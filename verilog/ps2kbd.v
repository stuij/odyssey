==> flow/design.v <==
module ps2kbd(
  input wire clk,
  input wire ps2_clk,
  input wire ps2_data,
  output reg [7:0] ps2_code,
  output reg strobe,
  output reg err
);
  reg serin;
  always @(posedge clk) serin <= ps2_data;
  parameter LEN = 8;
  reg bitclk = 0;
  reg [LEN:0] stable = 0;
  always @(posedge clk)
  begin
    stable = { stable[LEN-1:0], ps2_clk };
    if ( &stable) bitclk <= 1;
    if (~|stable) bitclk <= 0;
  end
  wire bitedge = bitclk && (~|stable[LEN-1:0]);
  reg [8:0] shift = 0;
  reg [3:0] bitcnt = 0;
  reg parity = 0;
  always @(posedge clk)
  begin
    strobe <= 0; err <= 0;
    if (bitedge) begin
      if (bitcnt==0) begin
        parity <= 0;
        if (!serin) bitcnt <= bitcnt + 1;
        end
      else if (bitcnt<10) begin
        shift  <= { serin, shift[8:1] };
        parity <= parity ^ serin;
        bitcnt <= bitcnt + 1;
        end
      else begin
        bitcnt <= 0;
        if (parity && serin) begin
          ps2_code <= shift[7:0];
          strobe <= 1;
          end
        else
          err <= 1;
      end
    end
  end
endmodule
Tool chain data of ps2kbd
What the tools print for ps2kbd, step after step.
Line numbers count from 1 in the design file above.
{ "inputs": {"top_module": "ps2kbd", "clock_port": "clk", "cell_library": "sky130hd", "corner": "tt_025C_1v80"} }

Word level
Counts by Yosys on the flattened word-level netlist (proc, flatten, opt, wreduce; memories kept). Register bits leave out memories and registers merged into their read ports (data or address). Print and check cells are left out. Cells with the same type and inputs are merged into one.
{ "word_totals": {"reg_bits": 34, "in_bits": 3, "word_cells": 35} }
{ "classes": {"add_sub_neg": 1, "cmp": 1, "n_eq": 1, "mux": 6, "logic": 4, "reduce_and_logical": 13} }
{ "op_table": {"columns": ["op", "n"], "rows": [
  ["two-way mux 4 bit", 3],
  ["AND reduction 9 bit", 1],
  ["OR reduction 9 bit", 1],
  ["OR reduction 8 bit", 1],
  ["AND reduction 2 bit", 2],
  ["adder 4 x 1 -> 4 bit with constant B", 1],
  ["less-than comparator 4 bit with constant B", 1],
  ["zero test 4 bit", 1],
  ["AND reduction 4 bit", 1],
  ["NOT 1 bit", 3],
  ["AND reduction 3 bit", 1],
  ["OR reduction 3 bit", 1],
  ["two-way mux 1 bit", 3],
  ["logical AND 1 bit", 2],
  ["inequality test 2 bit with constant B", 1],
  ["nonzero test 2 bit", 1],
  ["XOR 1 bit", 1],
  ["zero test 1 bit", 1]
]} }

Longest topological paths
Depth = most cells in a row (Yosys ltp): at word level without a register or memory, in the mapped netlist without a sequential cell, where the memories' decode and read muxes count.
{ "depth": {"depth_word": 5, "abc_area": 0, "ltp_mapped": 4, "ltp_nobuf": 4} }

Mapped cells and area
Source: synth_stat.txt of the flow (Yosys; design flattened, memories mapped). It holds for the ABC_AREA given above (unset counts as 0); a run with the other value may have another netlist.
{ "by_type": {"columns": ["cell_type", "n", "area_total_um2"], "rows": [
  ["sky130_fd_sc_hd__edfxtp_1", 22, 660.634],
  ["sky130_fd_sc_hd__dfxtp_1", 12, 240.23],
  ["sky130_fd_sc_hd__nor4_4", 2, 42.541],
  ["sky130_fd_sc_hd__ha_1", 3, 37.536],
  ["sky130_fd_sc_hd__nor2_1", 6, 22.522],
  ["sky130_fd_sc_hd__nand3_4", 1, 17.517],
  ["sky130_fd_sc_hd__nor4b_2", 1, 15.014],
  ["sky130_fd_sc_hd__nor2b_1", 2, 12.512],
  ["sky130_fd_sc_hd__nand2_1", 3, 11.261],
  ["sky130_fd_sc_hd__nand3_1", 2, 10.01],
  ["sky130_fd_sc_hd__nor3_1", 2, 10.01],
  ["sky130_fd_sc_hd__xnor2_1", 1, 8.758],
  ["sky130_fd_sc_hd__a21o_1", 1, 7.507],
  ["sky130_fd_sc_hd__inv_1", 2, 7.507],
  ["sky130_fd_sc_hd__nand3b_1", 1, 7.507],
  ["sky130_fd_sc_hd__nor3b_1", 1, 7.507],
  ["sky130_fd_sc_hd__o21a_1", 1, 7.507],
  ["sky130_fd_sc_hd__nand4_1", 1, 6.256]
]} }
Other cell types: 2; their cells: 2.
{ "synth_totals": {"mapped_cells": 66, "synth_area_um2": 1142.3, "ffs": 34, "buf_cells": 0} }

Worst setup path after synthesis
Path of least setup slack by OpenSTA after synthesis, without wires, with an ideal clock, recovery checks aside; 20% of the period is set as input and as output delay. Where synthesis merged equal registers, the netlist keeps one of their names.
{ "synth_timing": {"path_kind": "flip-flop to flip-flop", "startpoint": "register stable[5]", "endpoint": "register shift[0]", "tclk_ns": 2.0, "t_first_pin_ns": 0.000, "arrival_ns": 1.510, "t_required_ns": 1.613, "setup_slack_ns": 0.104, "path_delay_ns": 1.897, "driving_pins": 4, "path_buffers": 0, "period_less_setup_slack_ns": 1.896} }
"path_delay_ns" = arrival - input delay + setup time.
"driving_pins": output pins that drive a net of the path, with the launching flip-flop's if there is one; two outputs of one cell count as two.
"period_less_setup_slack_ns" = period - worst setup slack (recovery checks aside). The figure is calculated, with input and output delays left at 20% of the set period.
The rows between start and end are the longest chain of elaborated cells between them; the timing report does not say that the signal goes this way. Where chains are equally long, one stands for them.
Each line given opens the expression or statement behind the cell; cells for indexed reads and writes are added by Yosys, which also makes memories of some case tables.
{ "synth_between": {"cell_sequence": "sky130_fd_sc_hd__dfxtp_1 > sky130_fd_sc_hd__nor4_4 > sky130_fd_sc_hd__nand3_4 > sky130_fd_sc_hd__nor3_1", "elab_chain_cells": 4} }
{ "synth_lines": {"columns": ["item", "line_no", "rtl"], "rows": [
  ["start, declared", 13, "reg [LEN:0] stable = 0;"],
  ["start, assigned", 16, "stable = { stable[LEN-1:0], ps2_clk };"],
  ["OR reduction 8 bit", 20, "wire bitedge = bitclk && (~|stable[LEN-1:0]);"],
  ["zero test 1 bit", 20, null],
  ["logical AND 1 bit", 20, null],
  ["AND reduction 3 bit", null, null],
  ["end, assigned", 33, "shift  <= { serin, shift[8:1] };"],
  ["end, declared", 21, "reg [8:0] shift = 0;"]
]} }

Path in the finished layout
Path of least setup slack in the final report of run 1 (OpenROAD, finished layout, wires in). Where an end is a register, its clock arrival counts in the times.
{ "layout_timing": {"path_kind": "flip-flop to output port", "startpoint": "register ps2_code[7]", "endpoint": "output ps2_code[7]", "tclk_ns": 2.72, "t_first_pin_ns": 0.33, "arrival_ns": 1.21, "t_required_ns": 2.18, "setup_slack_ns": 0.97, "driving_pins": 2, "path_buffers": 1} }
{ "layout_between": {"cell_sequence": "sky130_fd_sc_hd__edfxtp_1 > sky130_fd_sc_hd__clkdlybuf4s50_1", "elab_chain_cells": 0} }
{ "layout_lines": {"columns": ["item", "line_no", "rtl"], "rows": [
  ["start, declared", 5, "output reg [7:0] ps2_code,"],
  ["start, assigned", 40, "ps2_code <= shift[7:0];"],
  ["end, declared", 5, null]
]} }

Appendix: measured runs

ps2kbd through Yosys and OpenROAD on sky130hd: 2 stored runs, unordered, with their settings and measured results. The constraints put input and output delay at 20% of the set period each and load the outputs with 0.01 pF.
By "achieved clock period (ns)" is meant the clock period of the run minus its worst setup slack. This is arithmetic on one report: input and output delays are still those of the set period (20% each).
"worst setup path time (ns)" = time allowed to the worst setup path (clock period - input delay - output delay, where it has them) - its slack; a late launch clock adds to it, a late capture clock takes from it.
"finish__power__total": no workload was simulated; the value follows from the tool's default switching activity.

settings of run 1
{
  "period_ns": 2.72,
  "CAP_MARGIN": 20,
  "CORE_MARGIN": 2,
  "CORE_UTILIZATION": 40,
  "SLEW_MARGIN": 20
}
report of run 1
yosys chip area after synthesis (um^2): 1142.3
finish__design__die__area: 3299.3
finish__design__instance__area__stdcell: 1386.3
finish__design__instance__utilization: 0.5071
finish__timing__setup__ws: 0.969
finish__timing__setup__tns: 0.000
finish__timing__hold__ws: 0.404
finish__power__total: 9.208e-04
achieved clock period (ns): 1.751
worst setup path time (ns): 1.21
worst setup path kind: flip-flop to output port

settings of run 2
{
  "period_ns": 1.86,
  "CORE_UTILIZATION": 52,
  "PLACE_DENSITY_LB_ADDON": 0.19,
  "CORE_MARGIN": 3,
  "TNS_END_PERCENT": 60,
  "ABC_AREA": 1,
  "GPL_TIMING_DRIVEN": 0,
  "CTS_CLUSTER_SIZE": 82,
  "CTS_CLUSTER_DIAMETER": 261,
  "SLEW_MARGIN": 10,
  "MAX_ROUTING_LAYER": "met4",
  "CAP_MARGIN": 20
}
report of run 2
yosys chip area after synthesis (um^2): 1176.1
finish__design__die__area: 2868.7
finish__design__instance__area__stdcell: 1386.3
finish__design__instance__utilization: 0.6789
finish__timing__setup__ws: 0.237
finish__timing__setup__tns: 0.000
finish__timing__hold__ws: 0.385
finish__power__total: 1.214e-03
achieved clock period (ns): 1.623
worst setup path time (ns): 1.62
worst setup path kind: flip-flop to flip-flop
