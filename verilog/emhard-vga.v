==> flow/design.v <==
module vga(
input wire clk_pixel,
input wire clk_pixel_ena,
input wire test_picture,
output wire fetch_next,
output wire [c_bits_x - 1:0] beam_x,
output wire [c_bits_y - 1:0] beam_y,
input wire [7:0] r_i,
input wire [7:0] g_i,
input wire [7:0] b_i,
output wire [7:0] vga_r,
output wire [7:0] vga_g,
output wire [7:0] vga_b,
output wire vga_hsync,
output wire vga_vsync,
output wire vga_vblank,
output wire vga_blank,
output wire vga_de
);
parameter [31:0] c_resolution_x=640;
parameter [31:0] c_hsync_front_porch=16;
parameter [31:0] c_hsync_pulse=96;
parameter [31:0] c_hsync_back_porch=44;
parameter [31:0] c_resolution_y=480;
parameter [31:0] c_vsync_front_porch=10;
parameter [31:0] c_vsync_pulse=2;
parameter [31:0] c_vsync_back_porch=31;
parameter [31:0] c_bits_x=10;
parameter [31:0] c_bits_y=10;
parameter [31:0] c_dbl_x=0;
parameter [31:0] c_dbl_y=0;
reg [c_bits_x - 1:0] CounterX;   
reg [c_bits_y - 1:0] CounterY;   
parameter c_hblank_on = c_resolution_x - 1;
parameter c_hsync_on = c_resolution_x + c_hsync_front_porch - 1;
parameter c_hsync_off = c_resolution_x + c_hsync_front_porch + c_hsync_pulse - 1;
parameter c_hblank_off = c_resolution_x + c_hsync_front_porch + c_hsync_pulse + c_hsync_back_porch -1;
parameter c_frame_x = c_resolution_x + c_hsync_front_porch + c_hsync_pulse + c_hsync_back_porch - 1;   
parameter c_vblank_on = c_resolution_y - 1;
parameter c_vsync_on = c_resolution_y + c_vsync_front_porch - 1;
parameter c_vsync_off = c_resolution_y + c_vsync_front_porch + c_vsync_pulse - 1;
parameter c_vblank_off = c_resolution_y + c_vsync_front_porch + c_vsync_pulse + c_vsync_back_porch - 1;
parameter c_frame_y = c_resolution_y + c_vsync_front_porch + c_vsync_pulse + c_vsync_back_porch - 1;   
reg R_hsync; reg R_vsync; reg R_blank; reg R_disp;   
reg R_disp_early; reg R_vdisp;   
reg R_blank_early; reg R_vblank;   
reg R_fetch_next;
reg [7:0] R_vga_r; reg [7:0] R_vga_g; reg [7:0] R_vga_b;   
wire [7:0] W; wire [7:0] A; wire [7:0] T;
wire [5:0] Z;
  always @(posedge clk_pixel) begin
    if(clk_pixel_ena == 1'b1) begin
      if(CounterX == c_frame_x) begin
        CounterX <= {(((c_bits_x - 1))-((0))+1){1'b0}};
        if(CounterY == c_frame_y) begin
          CounterY <= {(((c_bits_y - 1))-((0))+1){1'b0}};
        end
        else begin
          CounterY <= CounterY + 1;
        end
      end
      else begin
        CounterX <= CounterX + 1;
      end
      R_fetch_next <= R_disp_early;
    end
    else begin
      R_fetch_next <= 1'b0;
    end
  end
  assign beam_x = CounterX;
  assign beam_y = CounterY;
  assign fetch_next = R_fetch_next;
  always @(posedge clk_pixel) begin
    if(CounterX == c_hblank_on) begin
      R_blank_early <= 1'b1;
      R_disp_early <= 1'b0;
    end
    else if(CounterX == c_hblank_off) begin
      R_blank_early <= R_vblank;
      R_disp_early <= R_vdisp;
    end
  end
  always @(posedge clk_pixel) begin
    if(CounterX == c_hsync_on) begin
      R_hsync <= 1'b1;
    end
    else if(CounterX == c_hsync_off) begin
      R_hsync <= 1'b0;
    end
  end
  always @(posedge clk_pixel) begin
    if(CounterY == c_vblank_on) begin
      R_vblank <= 1'b1;
      R_vdisp <= 1'b0;
    end
    else if(CounterY == c_vblank_off) begin
      R_vblank <= 1'b0;
      R_vdisp <= 1'b1;
    end
  end
  always @(posedge clk_pixel) begin
    if(CounterY == c_vsync_on) begin
      R_vsync <= 1'b1;
    end
    else if(CounterY == c_vsync_off) begin
      R_vsync <= 1'b0;
    end
  end
  always @(posedge clk_pixel) begin
      R_blank <= R_blank_early;
      R_disp <= R_disp_early;
  end
  assign vga_hsync = R_hsync;
  assign vga_vsync = R_vsync;
  assign vga_blank = R_blank;
  assign vga_vblank = R_vblank;
  assign vga_de = R_disp;
endmodule
### Reports on vga

Tool output for the design above, in the order of the flow.
Line numbers count from 1 in the design file above.
Cell names lack the library's common part.
Not given: --

| inputs | value |
|---|---|
| top module | vga |
| clock input | clk_pixel |
| cell library | sky130hd |
| library corner | tt_025C_1v80 |

### After elaboration

Yosys after proc, flatten, opt, wreduce and memory -nomap, before mapping. Enables and synchronous resets that opt folds into registers are not counted as muxes. Memory bits, and registers merged into a memory's read port (data or address), are not among the register bits. Print and check cells are not counted. Equal cells are merged and count once.

| storage and ports | value |
|---|---|
| elaborated cells | 22 |
| bits in registers | 29 |
| input bits | 27 |

| cells by class | value |
|---|---|
| $add $sub $neg | 2 |
| equality and inequality tests | 8 |
| reduce/logical cells | 1 |

Operators by type and width:

| kind | count |
|---|---|
| equality test 10 bit (second input constant) | 5 |
| equality test 10 x 9 -> 1 bit (second input constant) | 3 |
| adder 10 x 1 -> 10 bit (second input constant) | 2 |
| AND reduction 2 bit | 1 |

### Logic depth

Depth = most cells in a row (Yosys ltp): at word level without a register or memory, in the mapped netlist without a sequential cell, where the memories' decode and read muxes count.

| depth | value |
|---|---|
| depth after elaboration | 2 |
| ABC_AREA | 1 |
| mapped depth | 8 |

### Netlist

The flow's flattened synthesis, as Yosys stat reports it; memories are mapped. The netlist is that of the ABC_AREA named above (0 if unset); the other value can give another one.
Totals and module areas in this step are rounded.

Cells by type:

| cell type | count | total area (um^2) |
|---|---|---|
| edfxtp_1 | 20 | 600.576 |
| buf_4 | 24 | 180.173 |
| dfxtp_1 | 9 | 180.173 |
| nand2_1 | 27 | 101.347 |
| nor2_1 | 26 | 97.594 |
| xor2_1 | 9 | 78.826 |
| nand3_1 | 13 | 65.062 |
| inv_1 | 16 | 60.058 |
| ha_1 | 4 | 50.048 |
| a21oi_1 | 6 | 30.029 |
| nor2_2 | 4 | 25.024 |
| nor3_1 | 5 | 25.024 |
| nor2_4 | 2 | 22.522 |
| nand2_2 | 3 | 18.768 |
| nand4_1 | 3 | 18.768 |
| o21ai_0 | 3 | 15.014 |
| nand3_2 | 1 | 10.01 |
| nor3_2 | 1 | 10.01 |

Not listed: further types 7, cells in them 7.

| synthesis totals | value |
|---|---|
| chip area (Yosys) | 0.001632 mm^2 |
| standard cells after synthesis | 183 |
| flip-flop cells | 29 |
| sequential area | 0.0007807 mm^2 |

### Path before layout

Path of least setup slack by OpenSTA after synthesis, without wires, with an ideal clock, recovery checks aside; 20% of the period is set as input and as output delay. Where synthesis merged equal registers, the netlist keeps one of their names.

| path after synthesis | value |
|---|---|
| kind | register to register |
| start point | register CounterX[0] |
| end point | register CounterY[0] |
| arrival | 1.389 ns |
| driving pins on the path | 6 |
| path delay | 1.765 ns |
| period | 2.07 ns |
| setup slack | 0.304 ns |
| synthesis period reached | 1.766 ns |

"path delay" = arrival - input delay + setup time.
"driving pins on the path" counts driving pins, that of a launching flip-flop among them; a cell with two outputs on the path counts twice.
"synthesis period reached" is the clock period less the worst setup slack; recovery checks do not enter. This is arithmetic on one report: input and output delays are still those of the set period (20% each).
Between the ends stands the longest chain of elaborated cells between them, by number of cells; it is not shown to be the way that was timed. Of several equally long chains one is given.
Each line given opens the expression or statement behind the cell; cells for indexed reads and writes are added by Yosys, which also makes memories of some case tables.

| between the ends, after synthesis | value |
|---|---|
| path through | edfxtp_1 -> ha_1 -> nand2_1 -> nor2_2 -> nand3_2 -> nor2_1 |
| length of the longest elaborated chain | 2 |
| elaborated cells between the ends (all ways) | 2 |
| those cells by class | eq/ne (1); reduce/logical (1) |

Ends and longest elaborated chain, after synthesis:

| element | line | text |
|---|---|---|
| start, declared | 32 | `reg [c_bits_x - 1:0] CounterX;` |
| start, assigned | 54 | `CounterX <= {(((c_bits_x - 1))-((0))+1){1'b0}};` |
| start, assigned | 63 | `CounterX <= CounterX + 1;` |
| equality test 10 bit | 53 | `if(CounterX == c_frame_x) begin` |
| AND reduction 2 bit | -- |  |
| end, assigned | 56 | `CounterY <= {(((c_bits_y - 1))-((0))+1){1'b0}};` |
| end, assigned | 59 | `CounterY <= CounterY + 1;` |
| end, declared | 33 | `reg [c_bits_y - 1:0] CounterY;` |

### Path in the finished layout

Path of least setup slack in the final report of stored run 1 (OpenROAD, finished layout, wires in). Where an end is a register, its clock arrival counts in the times.

| path after layout | value |
|---|---|
| kind | register to output |
| start point | register CounterX[3] |
| end point | output beam_x[3] |
| arrival | 1.29 ns |
| driving pins on the path | 2 |
| output delay | 0.37 ns |
| period | 1.87 ns |
| setup slack | 0.20 ns |

| between the ends, after layout | value |
|---|---|
| path through | edfxtp_1 -> clkdlybuf4s50_1 |
| length of the longest elaborated chain | 0 |
| elaborated cells between the ends (all ways) | 0 |
| RTL lines with such cells | 0 |

Ends and longest elaborated chain, after layout:

| element | line | text |
|---|---|---|
| start, declared | 32 | `reg [c_bits_x - 1:0] CounterX;` |
| start, assigned | 54 | `CounterX <= {(((c_bits_x - 1))-((0))+1){1'b0}};` |
| start, assigned | 63 | `CounterX <= CounterX + 1;` |
| end, declared | 6 | `output wire [c_bits_x - 1:0] beam_x,` |

==> results <==
Module vga, platform sky130hd: 2 stored runs of the flow (Yosys, OpenROAD) with differing settings, in no particular order. Input and output delays are each 20% of the period that was set; the output load is 0.01 pF.
Values from the reports are rounded here.
A setting shown as - is not set for that run.

| run | period_ns | CORE_UTILIZATION | SETUP_SLACK_MARGIN | PLACE_DENSITY_LB_ADDON | CORE_ASPECT_RATIO | CORE_MARGIN | CELL_PAD_IN_SITES_DETAIL_PLACEMENT | TNS_END_PERCENT | ABC_AREA | GPL_TIMING_DRIVEN | GPL_ROUTABILITY_DRIVEN | CTS_CLUSTER_SIZE | CTS_CLUSTER_DIAMETER | CAP_MARGIN | SLEW_MARGIN | total negative slack (ns) | utilization in the final report (%) | setup slack of the worst path (ns) | area inside the die boundary (mm^2) | post-route worst hold slack (ns) | chip area in the Yosys report (mm^2) |
|---|---|---|---|---|---|---|---|---|---|---|---|---|---|---|---|---|---|---|---|---|---|
| stored run 1 | 1.87 | 32 | 0.18 | 0.05 | 0.54 | 4 | 1 | 75 | 1 | 0 | 1 | 67 | 282 | 10 | 20 | 0.000 | 49.5 | 0.203 | 0.00636 | 0.372 | 0.001632 |
| stored run 2 | 1.91 | 40 | 0.53 | - | - | 2 | - | - | - | - | - | - | - | 20 | 20 | 0.000 | 64.5 | 0.301 | 0.004502 | 0.352 | 0.001593 |
